==> flow/design.v <==
`timescale 1ns/10ps
module CS(Y, X, reset, clk);
input clk, reset; 
input [7:0] X;
output reg [9:0] Y;
reg [3:0]count;
reg [7:0]buffer[8:0];
wire [10:0]avg;
wire [7:0]smaller0, smaller1, smaller2, smaller3, smaller4, smaller5, smaller6, smaller7, smaller8, 
          com01, com23, com45, com67, 
          com03, com47,
          com07, com8;        
integer i;
assign avg = (buffer[0] + buffer[1] + buffer[2] + buffer[3] + buffer[4] + buffer[5] + buffer[6] + buffer[7] + buffer[8])/9; 
assign smaller0 = (buffer[0] <= avg)?buffer[0]:8'd0;
assign smaller1 = (buffer[1] <= avg)?buffer[1]:8'd0;
assign smaller2 = (buffer[2] <= avg)?buffer[2]:8'd0;
assign smaller3 = (buffer[3] <= avg)?buffer[3]:8'd0;
assign smaller4 = (buffer[4] <= avg)?buffer[4]:8'd0;
assign smaller5 = (buffer[5] <= avg)?buffer[5]:8'd0;
assign smaller6 = (buffer[6] <= avg)?buffer[6]:8'd0;
assign smaller7 = (buffer[7] <= avg)?buffer[7]:8'd0;
assign smaller8 = (buffer[8] <= avg)?buffer[8]:8'd0;
assign com01 = (smaller0 > smaller1)?smaller0:smaller1;
assign com23 = (smaller2 > smaller3)?smaller2:smaller3;
assign com45 = (smaller4 > smaller5)?smaller4:smaller5;
assign com67 = (smaller6 > smaller7)?smaller6:smaller7;
assign com03 = (com01 > com23)?com01:com23;
assign com47 = (com45 > com67)?com45:com67;
assign com07 = (com03 > com47)?com03:com47;
assign com8 = (com07 > smaller8)?com07:smaller8;
always@(posedge clk)
begin
  if(reset)
    begin
      for(i = 0; i < 9; i = i + 1)
        buffer[i] <= 8'd0;    
  end  
  else
    begin
      for(i = 0; i < 8; i = i + 1)
          buffer[i+1] <= buffer[i]; 
      buffer[0] <= X;
  end
end
always@(negedge clk)
begin
  if(reset)
    begin
      count <= 4'd0; 
      Y <= 10'd0; 
  end  
  else
    begin
      if(count != 4'd8)
        begin     
          Y <= 10'd0;  
          count <= count + 4'd1;  
      end
      else
        begin
          count <= count;
                Y <= (buffer[0] + buffer[1] + buffer[2] + buffer[3] + buffer[4] + buffer[5] + buffer[6] + buffer[7] + buffer[8] + (com8 * 9)) >> 3;
      end
  end
end
endmodule
Reports on CS
Tool output for the design above, in the order of the flow.
Lines are those of the file above, counted from 1.
Cell names lack the library's common part.
{ "inputs": {"top_module": "CS", "clock_port": "clk", "cell_library": "sky130hd", "corner": "tt_025C_1v80"} }

Word level
Counts by Yosys on the flattened word-level netlist (proc, flatten, opt, wreduce). Print and check cells are left out. Cells with the same type and inputs are merged into one.
{ "word_totals": {"register_bits": 86, "in_bits": 10, "output_inout_bits": 10, "word_cells": 59} }
{ "op_classes": {"n_addsub": 10, "mul": 1, "div_mod_pow": 1, "compare": 17, "n_eq": 1, "n_mux": 17, "n_reduce_logical": 1} }
{ "ops": {"columns": ["op", "n"], "rows": [
  ["two-way mux 8 bit", 17],
  ["divider 32 x 4 -> 32 bit (second input constant)", 1],
  ["less-or-equal comparator 8 x 11 -> 1 bit", 9],
  ["> comparator 8 bit", 8],
  ["multiplier 8 x 4 -> 12 bit (second input constant)", 1],
  ["adder 15 x 8 -> 16 bit", 1],
  ["adder 14 x 8 -> 15 bit", 1],
  ["adder 13 x 8 -> 14 bit", 1],
  ["adder 12 x 8 -> 13 bit", 1],
  ["adder 13 x 12 -> 13 bit", 1],
  ["adder 11 x 8 -> 12 bit", 1],
  ["adder 10 x 8 -> 11 bit", 1],
  ["adder 9 x 8 -> 10 bit", 1],
  ["adder 8 x 8 -> 9 bit", 1],
  ["adder 4 x 1 -> 4 bit (second input constant)", 1],
  ["!= test 4 bit (second input constant)", 1],
  ["OR reduction 2 bit", 1]
]} }

Longest topological paths
Depth = most cells in a row (Yosys ltp): at word level without a register or memory, in the mapped netlist without a sequential cell, where the memories' decode and read muxes count.
{ "depth": {"word_depth": 21, "abc_area": 0, "ltp_mapped": 115, "depth_no_buf": 111} }

Netlist
The flow's flattened synthesis, as Yosys stat reports it; memories are mapped. The netlist is that of the ABC_AREA named above (0 if unset); the other value can give another one.
{ "by_type": {"columns": ["cell", "n", "type_area_um2"], "rows": [
  ["ha_1", 171, 2.14E+03],
  ["dfxtp_1", 86, 1.72E+03],
  ["fa_1", 59, 1.18E+03],
  ["inv_1", 149, 559.286],
  ["nor2b_1", 72, 450.432],
  ["nand2_1", 118, 442.925],
  ["o21a_1", 49, 367.853],
  ["nor2_1", 92, 345.331],
  ["a21oi_1", 62, 310.298],
  ["o21ai_0", 62, 310.298],
  ["a21o_1", 32, 240.23],
  ["mux2i_1", 23, 230.221],
  ["nand3_1", 41, 205.197],
  ["nand4_1", 28, 175.168],
  ["nand2b_1", 25, 156.4],
  ["xnor2_1", 14, 122.618],
  ["and2_1", 17, 106.352],
  ["nor3_1", 21, 105.101]
]} }
Not listed: further types 85, cells in them 241.
{ "mapped": {"cells": 1362, "yosys_area_um2": 11128.2, "seq_area_um2": 1721.7, "flip_flops": 86, "buf_cells": 30} }

Lab notebook: CS

Record of 2 stored runs of the RTL-to-layout flow on CS, platform sky130hd. The runs are unordered. Constraints: input delay and output delay 20% of the set period each, output load 0.01 pF.
[
  {
    "run": "run 1",
    "settings": { "period_ns": 62.3, "CORE_UTILIZATION": 20, "SETUP_SLACK_MARGIN": -1.18, "PLACE_DENSITY": 0.56, "CORE_ASPECT_RATIO": 1.71, "CELL_PAD_IN_SITES_GLOBAL_PLACEMENT": 2, "GPL_ROUTABILITY_DRIVEN": 1, "CAP_MARGIN": 20, "CORE_MARGIN": 2, "SLEW_MARGIN": 20 },
    "results": { "post_synth_area_um2": 11128.2, "final_die_area_um2": 57612.0, "cell_area_final_um2": 12550.8, "fin_util_frac": 0.227, "ws_setup_ns": 5.723, "tns_ns": 0.000, "hold_worst_slack_ns": 0.486 }
  },
  {
    "run": "run 2",
    "settings": { "period_ns": 39.3, "CORE_UTILIZATION": 39, "SETUP_SLACK_MARGIN": 5.0, "PLACE_DENSITY": 0.84, "CORE_ASPECT_RATIO": 1.79, "CORE_MARGIN": 8, "CTS_CLUSTER_SIZE": 61, "CAP_MARGIN": 25, "SLEW_MARGIN": 20 },
    "results": { "post_synth_area_um2": 11128.2, "final_die_area_um2": 34425.7, "cell_area_final_um2": 15016.9, "fin_util_frac": 0.53, "ws_setup_ns": -0.581, "tns_ns": -2.760, "hold_worst_slack_ns": 0.465 }
  }
]
